==> flow/design.v <==
`timescale 1ns / 1ps
module sdram_self_ref(
    input wire sys_clk,
    input wire sys_rst_n,
    input wire sdram_init,
    input wire self_ref_en,
    output reg sdram_cke,
    output reg [3:0] sdram_cmd,
    output reg [1:0] sdram_ba,
    output reg [11:0] sdram_addr,
    output reg self_ref_done
    );
        parameter PRECHARGE = 4'b0010,
              AUTOREFRESH = 4'b0001,
              NOP = 4'b0111;
         parameter SR_IDLE = 4'b0000;            
         parameter SR_PRECHARGE = 4'b0001;       
         parameter SR_ENTRY = 4'b0010;           
         parameter SR_WAIT = 4'b0011;            
         parameter SR_EXIT = 4'b0100;            
         parameter SR_POST_REFRESH = 4'b0101;    
         parameter SR_WAIT_TRP = 4'b0110;        
         parameter SR_WAIT_TRFC1 = 4'b0111;      
         parameter SR_WAIT_TRFC2 = 4'b1000;      
         reg [3:0] sr_state;                     
         reg [12:0] ref_count;                   
         reg [3:0] tXSR_count;                   
         reg [2:0] trp_count;
         reg [3:0] trfc_count; 
         always@(posedge sys_clk or negedge sys_rst_n) begin
         if (!sys_rst_n) begin
            sr_state <= SR_IDLE;
            sdram_cke <= 1'b1;
            sdram_cmd <= NOP;
            sdram_ba <= 2'b11;
            sdram_addr <= 12'hfff;
            self_ref_done <= 1'b0;
            ref_count <= 13'd0;
            tXSR_count <= 4'd0;
            trp_count <= 0;
            trfc_count <= 0;
         end
         else begin
            case(sr_state)
                SR_IDLE: begin
                   self_ref_done <= 1'b0;
                   ref_count <= 13'd0;
                   tXSR_count <= 4'd0;
                   trp_count <= 0;
                   trfc_count <= 0;
                   if(sdram_init && self_ref_en)begin
                    sr_state <= SR_PRECHARGE;
                   end
                  end
                  SR_PRECHARGE: begin
                    sr_state <= SR_WAIT_TRP;
                    sdram_cmd <= PRECHARGE;
                   end 
                  SR_WAIT_TRP:begin
                    if(trp_count < 2) begin
                        sdram_cmd <= NOP;
                        trp_count <= trp_count + 1;
                        sr_state <= SR_WAIT_TRP;
                    end else begin
                        trp_count <= 0;
                        sr_state <= SR_ENTRY;
                    end
                  end
                  SR_ENTRY: begin
                    sdram_cke <= 1'b0;
                    sdram_cmd <= AUTOREFRESH;
                    sr_state <= SR_WAIT_TRFC1;
                  end
                  SR_WAIT_TRFC1: begin
                    sdram_cmd <= NOP;
                    if(trfc_count <8) begin
                        trfc_count <= trfc_count +1;
                        sr_state <= SR_WAIT_TRFC1;                        
                    end else begin
                        trfc_count <= 0;
                        sr_state <= SR_WAIT;
                    end
                  end
                  SR_WAIT: begin
                    sdram_cke <= 1'b0;
                    sdram_cmd <= NOP;
                    if(!self_ref_en) begin
                        sr_state <= SR_POST_REFRESH;
                    end
                  end
                  SR_POST_REFRESH: begin
                    sdram_cke <= 1'b1;
                    if(ref_count < 13'd4096) begin
                        sdram_cmd <= AUTOREFRESH;
                        ref_count <= ref_count +1;
                        sr_state <= SR_WAIT_TRFC2;
                        end 
                    else begin
                        sr_state <= SR_EXIT;
                        ref_count <= 13'd0;
                        end
                  end 
                  SR_WAIT_TRFC2: begin
                    sdram_cmd <= NOP;
                    if(trfc_count <8) begin
                        trfc_count <= trfc_count +1;
                        sr_state <= SR_WAIT_TRFC2;                        
                    end else begin
                        trfc_count <= 0;
                        sr_state <= SR_POST_REFRESH;
                    end
                  end
                  SR_EXIT: begin
                    sdram_cke <= 1'b1;
                    sdram_cmd <= NOP;
                    if(tXSR_count <= 4'd8) begin
                        tXSR_count <= tXSR_count +1;
                        sr_state <= SR_EXIT;
                    end
                    else begin
                        tXSR_count <= 4'd0;
                        sr_state <= SR_IDLE;
                        self_ref_done <= 1'b1;
                    end
                  end
                  default: sr_state <= SR_IDLE;               
            endcase
         end
         end 
endmodule
Reports on sdram_self_ref
Tool output for the design above, in the order of the flow.
Line numbers count from 1 in the design file above.
Operators: Yosys type, input widths -> output width; for muxes data width and select width s.
Library cell names are shortened.
{"block": "design", "top_module": "sdram_self_ref", "clock_port": "sys_clk", "lib": "sky130hd", "corner": "tt_025C_1v80"}

Word level
Source: Yosys, flattened and elaborated, memories not mapped. Widths are those after wreduce. Registers that Yosys merges into a memory's read port (data or address) are not register bits. Print and check cells do not count. Equal cells are merged and count once.
{"block": "word_totals", "ff_bits": 34, "input_bits": 4, "output_inout_bits": 20, "wordCells": 66}
{"block": "op_classes", "add_sub_neg": 4, "n_cmp": 4, "n_eq": 13, "mux": 22, "reduce_logical": 15}
{"block": "ops", "op": "$pmux 4 s9", "n": 1}
{"block": "ops", "op": "$mux 4", "n": 8}
{"block": "ops", "op": "$pmux 13 s2", "n": 1}
{"block": "ops", "op": "$pmux 4 s5", "n": 1}
{"block": "ops", "op": "$eq 4x3->1 const B", "n": 4}
{"block": "ops", "op": "$pmux 4 s2", "n": 2}
{"block": "ops", "op": "$add 13x1->13 const B", "n": 1}
{"block": "ops", "op": "$lt 13x13->1 const B", "n": 1}
{"block": "ops", "op": "$mux 13", "n": 1}
{"block": "ops", "op": "$mux 3", "n": 4}
{"block": "ops", "op": "$ne 2x2->1 const B", "n": 5}
{"block": "ops", "op": "$reduce_bool 2->1", "n": 4}
{"block": "ops", "op": "$add 4x1->4 const B", "n": 2}
{"block": "ops", "op": "$eq 4x2->1 const B", "n": 2}
{"block": "ops", "op": "$reduce_or 2->1", "n": 3}
{"block": "ops", "op": "$pmux 3 s2", "n": 1}
{"block": "ops", "op": "$reduce_bool 5->1", "n": 1}
{"block": "ops", "op": "$reduce_and 2->1", "n": 2}
{"block": "ops", "op": "$eq 4x1->1 const B", "n": 1}
{"block": "ops", "op": "$le 4x4->1 const B", "n": 1}
{"block": "ops", "op": "$lt 4x4->1 const B", "n": 1}
{"block": "ops", "op": "$eq 4x4->1 const B", "n": 1}
{"block": "ops", "op": "$logic_not 4->1", "n": 1}
{"block": "ops", "op": "$reduce_or 4->1", "n": 1}
{"block": "ops", "op": "$pmux 1 s2", "n": 2}
{"block": "ops", "op": "$add 3x1->3 const B", "n": 1}
{"block": "ops", "op": "$lt 3x2->1 const B", "n": 1}
{"block": "ops", "op": "$reduce_and 3->1", "n": 1}
Not listed: further kinds 3, cells in them 3.

Logic depth
Depth = most cells in a row (Yosys ltp): at word level without a register or memory, in the mapped netlist without a sequential cell, where the memories' decode and read muxes count.
{"block": "depth", "depth_word": 4, "abc_area": 0, "mapped_depth": 6, "ltp_nobuf": 6}

Synthesis result
Yosys stat after the flow's synthesis: flattened, memories mapped to cells. It holds for the ABC_AREA given above (unset counts as 0); a run with the other value may have another netlist.
{"block": "mapped", "cell_count": 193, "yosys_area_um2": 1893.1, "seq_area_um2": 957.2, "ffs": 38, "buf_cells": 21}
{"block": "types", "type": "dfrtp_1", "n": 33, "area_total_um2": 825.792}
{"block": "types", "type": "dfstp_2", "n": 5, "area_total_um2": 131.376}
{"block": "types", "type": "buf_4", "n": 17, "area_total_um2": 127.622}
{"block": "types", "type": "o21ai_0", "n": 24, "area_total_um2": 120.115}
{"block": "types", "type": "nand2_1", "n": 20, "area_total_um2": 75.072}
{"block": "types", "type": "ha_1", "n": 5, "area_total_um2": 62.56}
{"block": "types", "type": "nand3_1", "n": 9, "area_total_um2": 45.043}
{"block": "types", "type": "nand2b_1", "n": 7, "area_total_um2": 43.792}
{"block": "types", "type": "nor2_1", "n": 10, "area_total_um2": 37.536}
{"block": "types", "type": "a21oi_1", "n": 7, "area_total_um2": 35.034}
{"block": "types", "type": "inv_1", "n": 9, "area_total_um2": 33.782}
{"block": "types", "type": "a21o_1", "n": 4, "area_total_um2": 30.029}
{"block": "types", "type": "mux2_2", "n": 2, "area_total_um2": 22.522}
{"block": "types", "type": "nand4_4", "n": 1, "area_total_um2": 21.27}
{"block": "types", "type": "a31oi_1", "n": 3, "area_total_um2": 18.768}
{"block": "types", "type": "nand4_1", "n": 3, "area_total_um2": 18.768}
{"block": "types", "type": "o22ai_1", "n": 3, "area_total_um2": 18.768}
{"block": "types", "type": "a22o_1", "n": 2, "area_total_um2": 17.517}
Other cell types: 20; their cells: 29.

Worst setup path after synthesis
OpenSTA on the mapped netlist: ideal clock, no wires. The path of least setup slack (recovery checks aside). Input and output delay are each 20% of the period. Register names are those of the netlist, which keeps one name where synthesis merged equal registers.
{"block": "synth_path", "path_kind": "register to register", "startpoint": "reg ref_count[0]", "endpoint": "reg ref_count[8]", "tclk_ns": 1.43, "setup_ns": 0.066, "launch_ns": 0.000, "arrival_ns": 1.313, "required_ns": 1.364, "setup_slack_ns": 0.051, "path_delay_ns": 1.379, "stages": 6, "path_buffers": 0, "synth_period_reached_ns": 1.379}
"path_delay_ns" = arrival - input delay + setup time.
"stages" counts driving pins, that of a launching flip-flop among them; a cell with two outputs on the path counts twice.
"synth_period_reached_ns" = period - worst setup slack (recovery checks aside). The figure is calculated, with input and output delays left at 20% of the set period.
The rows between start and end are the longest chain of elaborated cells between them; the timing report does not say that the signal goes this way. Where chains are equally long, one stands for them.
Each line given opens the expression or statement behind the cell; cells for indexed reads and writes are added by Yosys, which also makes memories of some case tables.
At most two assigning lines are given for a register; there are more.
{"block": "synth_via", "cell_sequence": "dfrtp_1 -> ha_1 -> and4_4 -> nand2_1 -> or4_1 -> nand2_1", "elab_chain_cells": 3, "cone_cells": 4, "cone_lines": 3, "cone_classes": "add/sub (1); compare (1); mux (2)"}
{"block": "synth_lines", "item": "start, declared", "line_no": 26, "rtl": "reg [12:0] ref_count;"}
{"block": "synth_lines", "item": "start, assigned", "line_no": 38, "rtl": "ref_count <= 13'd0;"}
{"block": "synth_lines", "item": "start, assigned", "line_no": 95, "rtl": "ref_count <= ref_count +1;"}
{"block": "synth_lines", "item": "$add 13x1->13", "line_no": 95}
{"block": "synth_lines", "item": "$mux 13", "line_no": 93, "rtl": "if(ref_count < 13'd4096) begin"}
{"block": "synth_lines", "item": "$pmux 13 s2", "line_no": 44, "rtl": "case(sr_state)"}
{"block": "synth_lines", "item": "end, assigned", "line_no": 47, "rtl": "ref_count <= 13'd0;"}
{"block": "synth_lines", "item": "end, assigned", "line_no": 95}
{"block": "synth_lines", "item": "end, declared", "line_no": 26}

Timing after layout
From the final timing report of job 1: the path of least setup slack in the routed layout; clock arrival at registers is part of the times.
{"block": "layout_path", "path_kind": "register to register", "startpoint": "reg ref_count[0]", "endpoint": "reg ref_count[10]", "tclk_ns": 1.79, "setup_ns": 0.13, "launch_ns": 0.29, "arrival_ns": 1.69, "required_ns": 1.95, "setup_slack_ns": 0.26, "stages": 6, "path_buffers": 0}
The rows between start and end are the longest chain of elaborated cells between them; the timing report does not say that the signal goes this way. Where chains are equally long, one stands for them.
At most two assigning lines are given for a register; there are more.
{"block": "layout_via", "cell_sequence": "dfrtp_1 -> ha_1 -> and4_4 -> nand2_1 -> o311ai_0 -> o41ai_1", "elab_chain_cells": 3, "cone_cells": 4, "cone_lines": 3, "cone_classes": "add/sub (1); compare (1); mux (2)"}
{"block": "layout_lines", "item": "start, declared", "line_no": 26, "rtl": "reg [12:0] ref_count;"}
{"block": "layout_lines", "item": "start, assigned", "line_no": 38, "rtl": "ref_count <= 13'd0;"}
{"block": "layout_lines", "item": "start, assigned", "line_no": 95, "rtl": "ref_count <= ref_count +1;"}
{"block": "layout_lines", "item": "$add 13x1->13", "line_no": 95}
{"block": "layout_lines", "item": "$mux 13", "line_no": 93, "rtl": "if(ref_count < 13'd4096) begin"}
{"block": "layout_lines", "item": "$pmux 13 s2", "line_no": 44, "rtl": "case(sr_state)"}
{"block": "layout_lines", "item": "end, assigned", "line_no": 47, "rtl": "ref_count <= 13'd0;"}
{"block": "layout_lines", "item": "end, assigned", "line_no": 95}
{"block": "layout_lines", "item": "end, declared", "line_no": 26}

FLOW RESULTS
============

Top module sdram_self_ref; platform sky130hd; tools Yosys and OpenROAD; 2 stored runs in no particular order. Input and output delays are each 20% of the period that was set; the output load is 0.01 pF.

{"run": "job 1", "settings": { "period_ns": 1.79, "CORE_UTILIZATION": 38, "SETUP_SLACK_MARGIN": 0.07, "HOLD_SLACK_MARGIN": 0.0, "CORE_ASPECT_RATIO": 0.99, "CORE_MARGIN": 3, "GPL_TIMING_DRIVEN": 0, "CTS_CLUSTER_SIZE": 88, "CTS_CLUSTER_DIAMETER": 266, "MAX_ROUTING_LAYER": "met5", "CAP_MARGIN": 20, "SLEW_MARGIN": 20 }, "results": { "ys_area_um2": 1893.1, "fin_ws_ns": 0.263, "die_area_um2": 5864.8, "finalUtil_frac": 0.481, "finalCellArea_um2": 2212.1 }}
{"run": "job 2", "settings": { "period_ns": 1.39, "CORE_UTILIZATION": 45, "CAP_MARGIN": 20, "CORE_MARGIN": 2, "SLEW_MARGIN": 20 }, "results": { "ys_area_um2": 1893.1, "fin_ws_ns": 0.020, "die_area_um2": 4741.7, "finalUtil_frac": 0.554, "finalCellArea_um2": 2232.1 }}
