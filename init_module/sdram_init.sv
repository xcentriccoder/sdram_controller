==> flow/design.v <==
`timescale 10ns / 1ps
module sdram_init(
input wire sys_clk,
input wire sys_rst_n,
output reg [3:0] init_cmd,
output reg [1:0] init_ba,
output reg [11:0] init_addr,
output wire init_done
    );
    parameter count_power_on = 14'd15000;
    reg [13:0] count_150us;
    wire power_on_wait_done;
    always @(posedge sys_clk or negedge sys_rst_n)begin
    if(!sys_rst_n)
        count_150us<= 14'd0;
    else if(count_150us==count_power_on)
        count_150us<= 14'd0;
    else
        count_150us <= count_150us +14'd1;
    end 
    assign power_on_wait_done = (count_150us==count_power_on);
    parameter WAIT_150U = 3'd0,
              PRECHARGE = 3'd1,
              WAIT_TRP  = 3'd2,
              AUTOREFRESH = 3'd3,
              WAIT_TRFC = 3'd4,
              LOAD_MODE = 3'd5,
              WAIT_TMRD = 3'd6,
              INIT_DONE = 3'd7;
    reg [2:0] init_state;
    reg [2:0] count_clock;
    reg rst_clock_count;
    always @(posedge sys_clk or negedge sys_rst_n)begin
    if(!sys_rst_n)
        count_clock <= 3'd0;
    else if(rst_clock_count)
        count_clock <= 3'd0;
    else if(count_clock != 3'd7)
        count_clock <= count_clock +14'd1;
    end 
    parameter TRP_COUNT = 3'd2;
    parameter TRFC_COUNT = 3'd7;
    parameter TMRD_COUNT = 3'd2;
    wire trp_end= ( init_state == WAIT_TRP) && (count_clock== TRP_COUNT);
    wire trfc_end= ( init_state == WAIT_TRFC) && (count_clock== TRFC_COUNT);
    wire tmrd_end= ( init_state == WAIT_TMRD) && (count_clock== TMRD_COUNT);
    always@(*)begin
    rst_clock_count = 1'b1;
    case(init_state) 
        WAIT_150U: rst_clock_count = 1'b1;
        WAIT_TRP : rst_clock_count = trp_end ? 1'b1: 1'b0;
        WAIT_TRFC : rst_clock_count = trfc_end ? 1'b1: 1'b0;
        WAIT_TMRD : rst_clock_count = tmrd_end ? 1'b1: 1'b0;
        default : rst_clock_count = 1'b1;
    endcase
    end
    reg [2:0] cnt_auto_ref;
    always@(posedge sys_clk or negedge sys_rst_n)
    if(!sys_rst_n) begin
        init_state <= WAIT_150U;
        cnt_auto_ref <= 3'd0;
        end else begin
        case(init_state)
             WAIT_150U:begin
                cnt_auto_ref <= 3'd0;
                if(power_on_wait_done)
                    init_state <= PRECHARGE;
             end
              PRECHARGE:begin
                init_state <= WAIT_TRP;
              end
              WAIT_TRP:begin
              if(trp_end)
                init_state <= AUTOREFRESH;
              end
              AUTOREFRESH:begin
                init_state <= WAIT_TRFC;
              end              
              WAIT_TRFC:begin
                if(trfc_end)begin
                    if(cnt_auto_ref == 3'd7)begin
                        init_state <= LOAD_MODE; 
                        end
                     else begin
                        init_state <= AUTOREFRESH;
                        cnt_auto_ref <= cnt_auto_ref + 3'd1; 
                     end
                end
              end
              LOAD_MODE:begin
                init_state <= WAIT_TMRD;
              end
              WAIT_TMRD:begin
              if(tmrd_end)
                init_state <= INIT_DONE;
              end
              INIT_DONE:
                init_state <= INIT_DONE;
              default :
                init_state <= WAIT_150U;              
        endcase
        end
        assign init_done = (init_state == INIT_DONE); 
       localparam CMD_NOP = 4'b0111;
       localparam CMD_PRECHARGE = 4'b0010;
       localparam CMD_AUTOREFRESH = 4'b0001;
       localparam CMD_LOAD_MODE = 4'b0000;
       always@(posedge sys_clk or negedge sys_rst_n) begin
       if (!sys_rst_n)begin
        init_cmd <= CMD_NOP;
        init_ba <= 2'b11;
        init_addr <= 12'hFFF;
        end else begin
        case(init_state)
        WAIT_150U, WAIT_TRP,WAIT_TRFC ,WAIT_TMRD: begin
           init_cmd <= CMD_NOP;
            init_ba <= 2'b11;
            init_addr <= 12'hFFF; 
        end
        PRECHARGE: begin
            init_cmd <= CMD_PRECHARGE;
            init_ba <= 2'b11;
            init_addr <= 12'hFFF;
        end
        AUTOREFRESH :begin
            init_cmd <= CMD_AUTOREFRESH;
            init_ba <= 2'b11;
            init_addr <= 12'hFFF;
        end
        LOAD_MODE: begin
            init_cmd <= CMD_LOAD_MODE;
            init_ba <= 2'b11;
            init_addr <= 12'b000_000_101_100;
        end 
        default: begin
            init_cmd <= CMD_NOP;
            init_ba <= 2'b11;
            init_addr <= 12'hFFF;
        end       
        endcase
        end
       end
endmodule
Tool chain data of sdram_init
The steps from the RTL of sdram_init to its reports follow in flow order.
Lines are those of the file above, counted from 1.
{"block": "setup", "top": "sdram_init", "clock_port": "sys_clk", "lib": "sky130hd", "lib_corner": "tt_025C_1v80"}

Elaborated design
Source: Yosys, flattened and elaborated, memories not mapped. Widths are those after wreduce. Registers that Yosys merges into a memory's read port (data or address) are not register bits. Print and check cells do not count. Equal cells are merged and count once.
{"block": "bits", "register_bits": 38, "out_inout_bits": 19, "wordCells": 53}
{"block": "classes", "n_addsub": 3, "eq_ne": 17, "n_mux": 18, "reduce_and_logical": 9}
{"block": "op_table", "cell": "2-to-1 mux 3 bit", "count": 9}
{"block": "op_table", "cell": "parallel mux 3 bit (select 8 bit)", "count": 1}
{"block": "op_table", "cell": "== test 3 bit with constant B", "count": 6}
{"block": "op_table", "cell": "adder 14 x 1 -> 14 bit with constant B", "count": 1}
{"block": "op_table", "cell": "== test 14 bit with constant B", "count": 1}
{"block": "op_table", "cell": "2-to-1 mux 14 bit", "count": 1}
{"block": "op_table", "cell": "2-to-1 mux 12 bit", "count": 1}
{"block": "op_table", "cell": "inequality test 2 bit with constant B", "count": 5}
{"block": "op_table", "cell": "== test 3 x 2 -> 1 bit with constant B", "count": 3}
{"block": "op_table", "cell": "parallel mux 3 bit (select 3 bit)", "count": 1}
{"block": "op_table", "cell": "nonzero test 8 bit", "count": 1}
{"block": "op_table", "cell": "adder 3 x 1 -> 3 bit with constant B", "count": 2}
{"block": "op_table", "cell": "parallel mux 3 bit (select 2 bit)", "count": 1}
{"block": "op_table", "cell": "AND reduction 5 bit", "count": 1}
{"block": "op_table", "cell": "nonzero test 2 bit", "count": 2}
{"block": "op_table", "cell": "logical AND 1 bit", "count": 3}
{"block": "op_table", "cell": "== test 3 x 1 -> 1 bit with constant B", "count": 1}
{"block": "op_table", "cell": "inequality test 3 bit with constant B", "count": 1}
{"block": "op_table", "cell": "zero test 3 bit", "count": 1}
{"block": "op_table", "cell": "AND reduction 3 bit", "count": 1}
{"block": "op_table", "cell": "parallel mux 1 bit (select 3 bit)", "count": 1}
{"block": "op_table", "cell": "2-to-1 mux 1 bit", "count": 3}

Depth
Depth = most cells in a row (Yosys ltp): at word level without a register or memory, in the mapped netlist without a sequential cell, where the memories' decode and read muxes count.
{"block": "depth", "depth_word": 5, "ABC_AREA": 0, "depth_mapped": 7}

Mapped cells and area
Yosys stat after the flow's synthesis: flattened, memories mapped to cells. It holds for the ABC_AREA given above (unset counts as 0); a run with the other value may have another netlist.
The area totals of this step are shown rounded.
{"block": "mapped", "cell_count": 142, "synth_area_um2": 1530, "ff_cells": 32}
{"block": "by_type", "cell_type": "sky130_fd_sc_hd__dfrtp_1", "count": 27, "area_total_um2": 675.648}
{"block": "by_type", "cell_type": "sky130_fd_sc_hd__dfstp_2", "count": 5, "area_total_um2": 131.376}
{"block": "by_type", "cell_type": "sky130_fd_sc_hd__buf_4", "count": 15, "area_total_um2": 112.608}
{"block": "by_type", "cell_type": "sky130_fd_sc_hd__ha_1", "count": 7, "area_total_um2": 87.584}
{"block": "by_type", "cell_type": "sky130_fd_sc_hd__nor2_1", "count": 14, "area_total_um2": 52.55}
{"block": "by_type", "cell_type": "sky130_fd_sc_hd__xnor2_1", "count": 6, "area_total_um2": 52.55}
{"block": "by_type", "cell_type": "sky130_fd_sc_hd__xor2_1", "count": 5, "area_total_um2": 43.792}
{"block": "by_type", "cell_type": "sky130_fd_sc_hd__nand2_1", "count": 9, "area_total_um2": 33.782}
{"block": "by_type", "cell_type": "sky130_fd_sc_hd__a21o_1", "count": 4, "area_total_um2": 30.029}
{"block": "by_type", "cell_type": "sky130_fd_sc_hd__inv_1", "count": 8, "area_total_um2": 30.029}
{"block": "by_type", "cell_type": "sky130_fd_sc_hd__nor3_1", "count": 5, "area_total_um2": 25.024}
{"block": "by_type", "cell_type": "sky130_fd_sc_hd__mux2i_1", "count": 2, "area_total_um2": 20.019}
{"block": "by_type", "cell_type": "sky130_fd_sc_hd__nor2b_1", "count": 3, "area_total_um2": 18.768}
{"block": "by_type", "cell_type": "sky130_fd_sc_hd__a22o_1", "count": 2, "area_total_um2": 17.517}
{"block": "by_type", "cell_type": "sky130_fd_sc_hd__nand3_1", "count": 3, "area_total_um2": 15.014}
{"block": "by_type", "cell_type": "sky130_fd_sc_hd__o21ai_0", "count": 3, "area_total_um2": 15.014}
{"block": "by_type", "cell_type": "sky130_fd_sc_hd__nand2b_1", "count": 2, "area_total_um2": 12.512}
{"block": "by_type", "cell_type": "sky130_fd_sc_hd__nand4_2", "count": 1, "area_total_um2": 12.512}
Not listed: further types 18, cells in them 21.

Worst setup path after synthesis
Source: OpenSTA report_checks on the synthesized netlist (no wires, ideal clock, input and output delay 20% of the period each), path of least setup slack; recovery checks are left aside. Register names are those of the netlist, which keeps one name where synthesis merged equal registers.
{"block": "synth_timing", "path_kind": "reg-to-reg", "from": "register count_clock[0]", "to": "register cnt_auto_ref[1]", "clock_period_ns": 1.93, "setup_time_ns": 0.121, "launch_ns": 0.000, "arrival_time_ns": 1.535, "required_time_ns": 1.809, "setup_slack_ns": 0.274, "path_delay_ns": 1.656, "path_stages": 8, "period_less_setup_slack_ns": 1.656}
"path_delay_ns" is the arrival time less input delay plus setup time.
"path_stages" counts driving pins, that of a launching flip-flop among them; a cell with two outputs on the path counts twice.
"period_less_setup_slack_ns" = period - worst setup slack (recovery checks aside). The figure is calculated, with input and output delays left at 20% of the set period.
The rows between start and end are the longest chain of elaborated cells between them; the timing report does not say that the signal goes this way. Where chains are equally long, one stands for them.
A line is the first line of the expression or statement that the cell stems from. Yosys adds cells for indexed reads and writes and turns some case tables into memories.
A register here has more assigning lines than the two given.
{"block": "synth_between", "path_cell_list": "sky130_fd_sc_hd__dfrtp_1 -> sky130_fd_sc_hd__ha_1 -> sky130_fd_sc_hd__ha_1 -> sky130_fd_sc_hd__clkbuf_1 -> sky130_fd_sc_hd__inv_1 -> sky130_fd_sc_hd__nor3_1 -> sky130_fd_sc_hd__a21oi_1 -> sky130_fd_sc_hd__a22o_1", "elab_chain_cells": 4, "cells_between": 6, "classes_between": "2 x eq/ne; 2 x mux; 2 x reduce/logical"}
{"block": "synth_rtl", "item": "start, declared", "line_no": 31, "rtl": "reg [2:0] count_clock;"}
{"block": "synth_rtl", "item": "start, assigned", "line_no": 35, "rtl": "count_clock <= 3'd0;"}
{"block": "synth_rtl", "item": "start, assigned", "line_no": 39, "rtl": "count_clock <= count_clock +14'd1;"}
{"block": "synth_rtl", "item": "== test 3 bit", "line_no": 45, "rtl": "wire trfc_end= ( init_state == WAIT_TRFC) && (count_clock== TRFC_COUNT);"}
{"block": "synth_rtl", "item": "logical AND 1 bit", "line_no": 45}
{"block": "synth_rtl", "item": "2-to-1 mux 3 bit", "line_no": 80, "rtl": "if(trfc_end)begin"}
{"block": "synth_rtl", "item": "parallel mux 3 bit (select 2 bit)", "line_no": 63, "rtl": "case(init_state)"}
{"block": "synth_rtl", "item": "end, assigned", "line_no": 61, "rtl": "cnt_auto_ref <= 3'd0;"}
{"block": "synth_rtl", "item": "end, assigned", "line_no": 86, "rtl": "cnt_auto_ref <= cnt_auto_ref + 3'd1;"}
{"block": "synth_rtl", "item": "end, declared", "line_no": 57, "rtl": "reg [2:0] cnt_auto_ref;"}

Path in the finished layout
From the final timing report of run 1: the path of least setup slack in the routed layout; clock arrival at registers is part of the times.
{"block": "layout_timing", "path_kind": "reg-to-reg", "from": "register count_150us[5]", "to": "register count_150us[13]", "clock_period_ns": 1.28, "setup_time_ns": 0.06, "launch_ns": 0.28, "arrival_time_ns": 1.77, "required_time_ns": 1.50, "setup_slack_ns": -0.27, "path_stages": 5}
The rows between start and end are the longest chain of elaborated cells between them; the timing report does not say that the signal goes this way. Where chains are equally long, one stands for them.
A register here has more assigning lines than the two given.
{"block": "layout_between", "path_cell_list": "sky130_fd_sc_hd__dfrtp_1 -> sky130_fd_sc_hd__nand3_2 -> sky130_fd_sc_hd__or4_4 -> sky130_fd_sc_hd__or3_4 -> sky130_fd_sc_hd__a21oi_2", "elab_chain_cells": 2, "cells_between": 3, "classes_between": "1 x add/sub; 1 x eq/ne; 1 x mux"}
{"block": "layout_rtl", "item": "start, declared", "line_no": 11, "rtl": "reg [13:0] count_150us;"}
{"block": "layout_rtl", "item": "start, assigned", "line_no": 15, "rtl": "count_150us<= 14'd0;"}
{"block": "layout_rtl", "item": "start, assigned", "line_no": 19, "rtl": "count_150us <= count_150us +14'd1;"}
{"block": "layout_rtl", "item": "adder 14 x 1 -> 14 bit", "line_no": 19}
{"block": "layout_rtl", "item": "2-to-1 mux 14 bit", "line_no": 16, "rtl": "else if(count_150us==count_power_on)"}
{"block": "layout_rtl", "item": "end, assigned", "line_no": 15}
{"block": "layout_rtl", "item": "end, assigned", "line_no": 19}
{"block": "layout_rtl", "item": "end, declared", "line_no": 11}

==> runs of sdram_init <==
Stored flow runs of sdram_init (2 of them; Yosys, OpenROAD, sky130hd). They differ in their settings and are not a sequence. Constraints: input delay and output delay 20% of the set period each, output load 0.01 pF.
"achieved_clock_period_ns" is the run's clock period less its worst setup slack. It is reckoned from that one timing run; input and output delays stay at 20% of the period that was set.
"power_total_mw": no workload was simulated; the value follows from the tool's default switching activity.
The measured numbers are rounded.

{"run": "run 1", "settings": { "period_ns": 1.28, "CORE_UTILIZATION": 16, "SETUP_SLACK_MARGIN": 0.22, "PLACE_DENSITY_LB_ADDON": 0.08, "CORE_MARGIN": 7, "CELL_PAD_IN_SITES_GLOBAL_PLACEMENT": 3, "GPL_TIMING_DRIVEN": 1, "CTS_CLUSTER_SIZE": 63, "CAP_MARGIN": 15, "MIN_ROUTING_LAYER": "met1", "SLEW_MARGIN": 20 }, "results": { "power_total_mw": 2.04, "achieved_clock_period_ns": 1.551, "finalCellArea_um2": 2480, "final_die_area_um2": 12500, "synthesis_area_um2": 1530, "fin_ws_ns": -0.271 }}
{"run": "run 2", "settings": { "period_ns": 1.75, "CORE_UTILIZATION": 64, "PLACE_DENSITY_LB_ADDON": 0.26, "CELL_PAD_IN_SITES_DETAIL_PLACEMENT": 1, "TNS_END_PERCENT": 10, "GPL_ROUTABILITY_DRIVEN": 1, "SLEW_MARGIN": 20, "CAP_MARGIN": 20, "CORE_MARGIN": 2 }, "outcome": "stopped before the end: clock tree synthesis reported DPL-0033"}
