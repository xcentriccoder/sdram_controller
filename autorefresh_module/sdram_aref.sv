==> flow/design.v <==
module sdram_aref(
    input wire sys_clk,
    input wire sys_rst_n,
    input wire init_end,
    input wire aref_en,
    output reg aref_req,
    output reg [3:0] aref_cmd_out,
    output reg [1:0] aref_ba_out ,
    output reg [11:0] aref_addr_out ,
    output reg aref_end
    );
    parameter AREF_IDLE = 3'b000,
              AREF_PRECHARGE = 3'b001,
              AREF_WAIT_TRP = 3'b011,
              AREF_AUTO_REF = 3'b010,
              AREF_WAIT_TRFC = 3'b100,
              AREF_END = 3'b101;
    reg [2:0] aref_state;
    parameter SINGLE_ROW_COUNT = 11'd1550;
    reg [10:0] clk_count;
    always@(posedge sys_clk or negedge sys_rst_n)
    if(sys_rst_n == 1'b0)
        clk_count <= 11'b0;
     else if(clk_count >= SINGLE_ROW_COUNT)
        clk_count <= 11'b0;
     else if (init_end)
        clk_count <= clk_count + 1'b1;
    always@(posedge sys_clk or negedge sys_rst_n)
    if(sys_rst_n == 1'b0)
        aref_req <= 1'b0;
     else if(clk_count >= (SINGLE_ROW_COUNT - 1'b1))
        aref_req <= 1'b1;
     else if (aref_state == AREF_PRECHARGE)
        aref_req <= 1'b0;
      wire trp_end, trfc_end;
      reg [2:0] wait_count;
      reg wait_count_rst;        
    always@(*)
    begin
     case (aref_state)
        AREF_IDLE, AREF_PRECHARGE, AREF_AUTO_REF : wait_count_rst <= 1'b1;
        AREF_WAIT_TRP: wait_count_rst <=( trp_end == 1'b1) ? 1'b1 : 1'b0;
        AREF_WAIT_TRFC: wait_count_rst <=( trfc_end == 1'b1) ? 1'b1 : 1'b0;
        AREF_END:   wait_count_rst <= 1'b1;
        default:    wait_count_rst <= 1'b0;
     endcase
    end
    always@(posedge sys_clk or negedge sys_rst_n)
    begin
    if(sys_rst_n == 1'b0)
        wait_count <= 3'd0;
     else if(wait_count_rst == 1'b1)
        wait_count <= 3'd0;
     else
        wait_count <= wait_count + 3'd1;    
     end
    always@(posedge sys_clk or negedge sys_rst_n)
    if(sys_rst_n == 1'b0)
        aref_end <= 1'b0;
    else if(aref_state == AREF_END)
        aref_end <= 1'b1;
    else
        aref_end <= 1'b0;
     parameter TRP_COUNT = 2'd2;
     parameter TRFC_COUNT = 3'd7;
     assign trp_end = ((aref_state == AREF_WAIT_TRP) && (wait_count == TRP_COUNT) ) ? 1'b1: 1'b0;
     assign trfc_end = ((aref_state == AREF_WAIT_TRFC) && (wait_count == TRFC_COUNT) ) ? 1'b1: 1'b0;
     reg [1:0] count_auto_ref ;
     always@(posedge sys_clk or negedge sys_rst_n) begin
     if(sys_rst_n == 1'b0)begin
        aref_state <= AREF_IDLE;
     end
     else
     case(aref_state)
     AREF_IDLE: begin
     if(aref_en == 1'b1 && init_end == 1'b1)
        aref_state <= AREF_PRECHARGE;
     else
        aref_state <= AREF_IDLE;  
     end
     AREF_PRECHARGE: begin
        aref_state <= AREF_WAIT_TRP;
     end
     AREF_WAIT_TRP: begin
        if(trp_end == 1'b1)
            aref_state <= AREF_AUTO_REF;
        else
            aref_state <= AREF_WAIT_TRP;    
     end
     AREF_AUTO_REF: begin
     aref_state <= AREF_WAIT_TRFC;
     end
     AREF_WAIT_TRFC: begin
        if(trfc_end == 1'b1)
            aref_state <= AREF_END;
        else
            aref_state <= AREF_WAIT_TRFC;    
     end     
     AREF_END: begin
        aref_state <= AREF_IDLE;
     end  
     default: begin
        aref_state <= AREF_IDLE;  
        end
     endcase
     end
    parameter PRECHARGE = 4'b0010,
              AUTOREFRESH = 4'b0001,
              NOP = 4'b0111;
   always@(posedge sys_clk or negedge sys_rst_n)
   if(sys_rst_n == 1'b0)
      begin
        aref_cmd_out <= NOP;
        aref_ba_out <= 2'b11;
        aref_addr_out <= 12'hfff;
      end  
      else 
      case(aref_state)
        AREF_IDLE, AREF_WAIT_TRP,AREF_WAIT_TRFC:
            begin
            aref_cmd_out <= NOP;
            aref_ba_out <= 2'b11;
            aref_addr_out <= 12'hfff;
            end
        AREF_PRECHARGE:
            begin
            aref_cmd_out <= PRECHARGE;
            aref_ba_out <= 2'b11;
            aref_addr_out <= 12'hfff;
            end
         AREF_AUTO_REF:
            begin
            aref_cmd_out <= AUTOREFRESH;
            aref_ba_out <= 2'b11;
            aref_addr_out <= 12'hfff;
            end
         AREF_END:
            begin
            aref_cmd_out <= NOP;
            aref_ba_out <= 2'b11;
            aref_addr_out <= 12'hfff;
            end
         default:
         begin      
            aref_cmd_out <= NOP;
            aref_ba_out <= 2'b11;
            aref_addr_out <= 12'hfff;
            end
      endcase    
endmodule
## Reports on sdram_aref

What the tools print for sdram_aref, step after step.
Lines are those of the file above, counted from 1.
Operators carry their Yosys type and port widths (W data, S select, Z words).
Not given: -

| design | value |
|---|---|
| top module | sdram_aref |
| clock port | sys_clk |
| library | sky130hd |
| timing corner | tt_025C_1v80 |

## Word-level counts

Counts by Yosys on the flattened word-level netlist (proc, flatten, opt, wreduce; memories kept). Register bits leave out memories and registers merged into their read ports (data or address). Print and check cells are left out.

| word-level totals | value |
|---|---|
| word-level cells | 40 |
| bits of input ports | 4 |
| register bits after elaboration | 22 |
| output and inout bits | 20 |

| operators by class | value |
|---|---|
| equality and inequality tests | 7 |
| mux-type cells | 16 |
| $lt $le $gt $ge | 2 |
| $add $sub $neg | 2 |
| reductions and logical operators | 7 |

Operator list:

| cell | count |
|---|---|
| $ge A11 B11 Y1 const B | 2 |
| $mux W11 | 2 |
| $pmux W3 S5 | 1 |
| $add A11 B1 Y11 const B | 1 |
| $mux W1 | 10 |
| $eq A3 B2 Y1 const B | 3 |
| $eq A3 B3 Y1 const B | 3 |
| $pmux W3 S2 | 1 |
| $reduce_bool A2 Y1 | 2 |
| $reduce_or A4 Y1 | 1 |
| $logic_and A1 B1 Y1 | 3 |
| $add A3 B1 Y3 const B | 1 |
| $eq A3 B1 Y1 const B | 1 |
| $logic_not A3 Y1 | 1 |
| $pmux W1 S3 | 1 |
| $mux W3 | 1 |

## Depth

Longest topological path by Yosys (ltp), each cell counted once; first at word level (registers and memories cut), then after technology mapping (sequential cells cut; the memories' decode and read muxes count).

| depth | value |
|---|---|
| depth in word-level cells | 6 |
| ABC_AREA | 1 |
| depth in mapped cells | 8 |
| depth with buffers taken out | 8 |

## Synthesis result

The flow's flattened synthesis, as Yosys stat reports it; memories are mapped. The netlist is that of the ABC_AREA named above (0 if unset); the other value can give another one.
The area totals of this step are shown rounded.

| mapped netlist | value |
|---|---|
| buffer cells | 16 |
| sequential area | 630.6 sq um |
| mapped flip-flops | 25 |
| synthesis area | 1,391 sq um |
| cell count | 165 |

Cell types:

| type | count | area in all (sq um) |
|---|---|---|
| sky130_fd_sc_hd__dfrtp_1 | 21 | 525.504 |
| sky130_fd_sc_hd__buf_4 | 16 | 120.115 |
| sky130_fd_sc_hd__nand2_1 | 30 | 112.608 |
| sky130_fd_sc_hd__dfstp_2 | 4 | 105.101 |
| sky130_fd_sc_hd__nor2_1 | 24 | 90.086 |
| sky130_fd_sc_hd__inv_1 | 22 | 82.579 |
| sky130_fd_sc_hd__ha_1 | 6 | 75.072 |
| sky130_fd_sc_hd__nand4_1 | 7 | 43.792 |
| sky130_fd_sc_hd__nand3_1 | 8 | 40.038 |
| sky130_fd_sc_hd__xor2_1 | 4 | 35.034 |
| sky130_fd_sc_hd__nor2_2 | 5 | 31.28 |
| sky130_fd_sc_hd__nand2_2 | 4 | 25.024 |
| sky130_fd_sc_hd__nor2_4 | 2 | 22.522 |
| sky130_fd_sc_hd__nand3_4 | 1 | 17.517 |
| sky130_fd_sc_hd__a21oi_1 | 2 | 10.01 |
| sky130_fd_sc_hd__nand3_2 | 1 | 10.01 |
| sky130_fd_sc_hd__o21ai_0 | 2 | 10.01 |
| sky130_fd_sc_hd__a21oi_2 | 1 | 8.758 |

Other cell types: 4; their cells: 5.

## Timing after synthesis

Source: OpenSTA report_checks on the synthesized netlist (no wires, ideal clock, input and output delay 20% of the period each), path of least setup slack; recovery checks are left aside. Register names are those of the netlist, which keeps one name where synthesis merged equal registers.

| timing path after synthesis | value |
|---|---|
| path kind | reg2reg |
| start point | register clk_count[0] |
| end point | register clk_count[1] |
| clock period | 1.74 ns |
| library setup time | 0.074 ns |
| required time | 1.666 ns |
| launch time at the first pin | 0.000 ns |
| path slack | 0.503 ns |
| delay of the path | 1.238 ns |
| arrival | 1.164 ns |
| stages | 5 |
| path buffers | 0 |
| synthesis period reached | 1.237 ns |

"delay of the path" is the arrival time less input delay plus setup time.
"stages" counts driving pins, that of a launching flip-flop among them; a cell with two outputs on the path counts twice.
"synthesis period reached" is the clock period less the worst setup slack; recovery checks do not enter. This is arithmetic on one report: input and output delays are still those of the set period (20% each).
Between the ends stands the longest chain of elaborated cells between them, by number of cells; it is not shown to be the way that was timed. Of several equally long chains one is given.
Each line given opens the expression or statement behind the cell; cells for indexed reads and writes are added by Yosys, which also makes memories of some case tables.
A register here has more assigning lines than the two given.

| between the ends, after synthesis | value |
|---|---|
| cell sequence | sky130_fd_sc_hd__dfrtp_1 sky130_fd_sc_hd__inv_1 sky130_fd_sc_hd__ha_1 sky130_fd_sc_hd__or2_2 sky130_fd_sc_hd__a21oi_2 |
| cells in the longest elaborated chain | 3 |
| elaborated cells on any way between the ends | 5 |
| source lines of those cells | 3 |
| those cells by class | add/sub (1); compare (1); mux (2); reduce/logical (1) |

Ends and longest elaborated chain, after synthesis:

| what | line | source |
|---|---|---|
| start, declared | 20 | `reg [10:0] clk_count;` |
| start, assigned | 23 | `clk_count <= 11'b0;` |
| start, assigned | 27 | `clk_count <= clk_count + 1'b1;` |
| $add A11 B1 Y11 | 27 |  |
| $mux W11 | 26 | `else if (init_end)` |
| $mux W11 | 24 | `else if(clk_count >= SINGLE_ROW_COUNT)` |
| end, assigned | 23 |  |
| end, assigned | 27 |  |
| end, declared | 20 |  |

## Path in the finished layout

Path of least setup slack in the final report of job 1 (OpenROAD, finished layout, wires in). Where an end is a register, its clock arrival counts in the times.

| timing path after layout | value |
|---|---|
| path kind | reg2reg |
| start point | register clk_count[0] |
| end point | register clk_count[2] |
| path slack | -0.13 ns |
| library setup time | 0.11 ns |
| required time | 1.28 ns |
| clock period | 1.13 ns |
| stages | 7 |
| path buffers | 2 |
| arrival | 1.41 ns |
| launch time at the first pin | 0.26 ns |

Between the ends stands the longest chain of elaborated cells between them, by number of cells; it is not shown to be the way that was timed. Of several equally long chains one is given.
A register here has more assigning lines than the two given.

| between the ends, after layout | value |
|---|---|
| cell sequence | sky130_fd_sc_hd__dfrtp_1 sky130_fd_sc_hd__buf_4 sky130_fd_sc_hd__ha_4 sky130_fd_sc_hd__buf_4 sky130_fd_sc_hd__nand2_1 sky130_fd_sc_hd__xor2_1 sky130_fd_sc_hd__nor2_2 |
| cells in the longest elaborated chain | 3 |
| elaborated cells on any way between the ends | 5 |
| source lines of those cells | 3 |
| those cells by class | add/sub (1); compare (1); mux (2); reduce/logical (1) |

Ends and longest elaborated chain, after layout:

| what | line | source |
|---|---|---|
| start, declared | 20 | `reg [10:0] clk_count;` |
| start, assigned | 23 | `clk_count <= 11'b0;` |
| start, assigned | 27 | `clk_count <= clk_count + 1'b1;` |
| $add A11 B1 Y11 | 27 |  |
| $mux W11 | 26 | `else if (init_end)` |
| $mux W11 | 24 | `else if(clk_count >= SINGLE_ROW_COUNT)` |
| end, assigned | 23 |  |
| end, assigned | 27 |  |
| end, declared | 20 |  |

==> results <==
sdram_aref through Yosys and OpenROAD on sky130hd: 2 stored runs, unordered, with their settings and measured results. The constraints put input and output delay at 20% of the set period each and load the outputs with 0.01 pF.
"time on the worst setup path": the worst setup path's part of the clock period (all of it between registers, 20% less for each end at a port) less its slack. A launch clock that arrives late makes it longer, a capture clock that arrives late makes it shorter.
"total power after layout" rests on the timing tool's default activity at the inputs, not on a simulated workload.
Results are given in rounded form.

#### Job 1

| setting | value |
|---|---|
| period_ns | `1.13` |
| CORE_UTILIZATION | `19` |
| PLACE_DENSITY_LB_ADDON | `0.14` |
| HOLD_SLACK_MARGIN | `-0.07` |
| CORE_ASPECT_RATIO | `1.68` |
| CORE_MARGIN | `8` |
| CELL_PAD_IN_SITES_DETAIL_PLACEMENT | `0` |
| TNS_END_PERCENT | `10` |
| ABC_AREA | `1` |
| GPL_ROUTABILITY_DRIVEN | `1` |
| SLEW_MARGIN | `30` |
| MAX_ROUTING_LAYER | `met4` |
| CAP_MARGIN | `20` |

| result | value |
|---|---|
| synthesis area | 1,391 sq um |
| die footprint | 10,410 sq um |
| standard-cell area after layout | 1,918 sq um |
| worst setup slack after layout | -0.126 ns |
| total negative slack | -0.977 ns |
| total power after layout | 3.642 mW |
| time on the worst setup path | 1.26 ns |
| class of the worst setup path | reg2reg |

#### Job 2

| setting | value |
|---|---|
| period_ns | `2.72` |
| CORE_UTILIZATION | `47` |
| PLACE_DENSITY_LB_ADDON | `0.1` |
| HOLD_SLACK_MARGIN | `0.21` |
| CORE_ASPECT_RATIO | `1.1` |
| CELL_PAD_IN_SITES_GLOBAL_PLACEMENT | `3` |
| CELL_PAD_IN_SITES_DETAIL_PLACEMENT | `2` |
| TNS_END_PERCENT | `80` |
| ABC_AREA | `1` |
| GPL_TIMING_DRIVEN | `0` |
| CAP_MARGIN | `35` |
| MIN_ROUTING_LAYER | `met1` |
| CORE_MARGIN | `2` |
| SLEW_MARGIN | `20` |

No results, placement failed with FLW-0024.
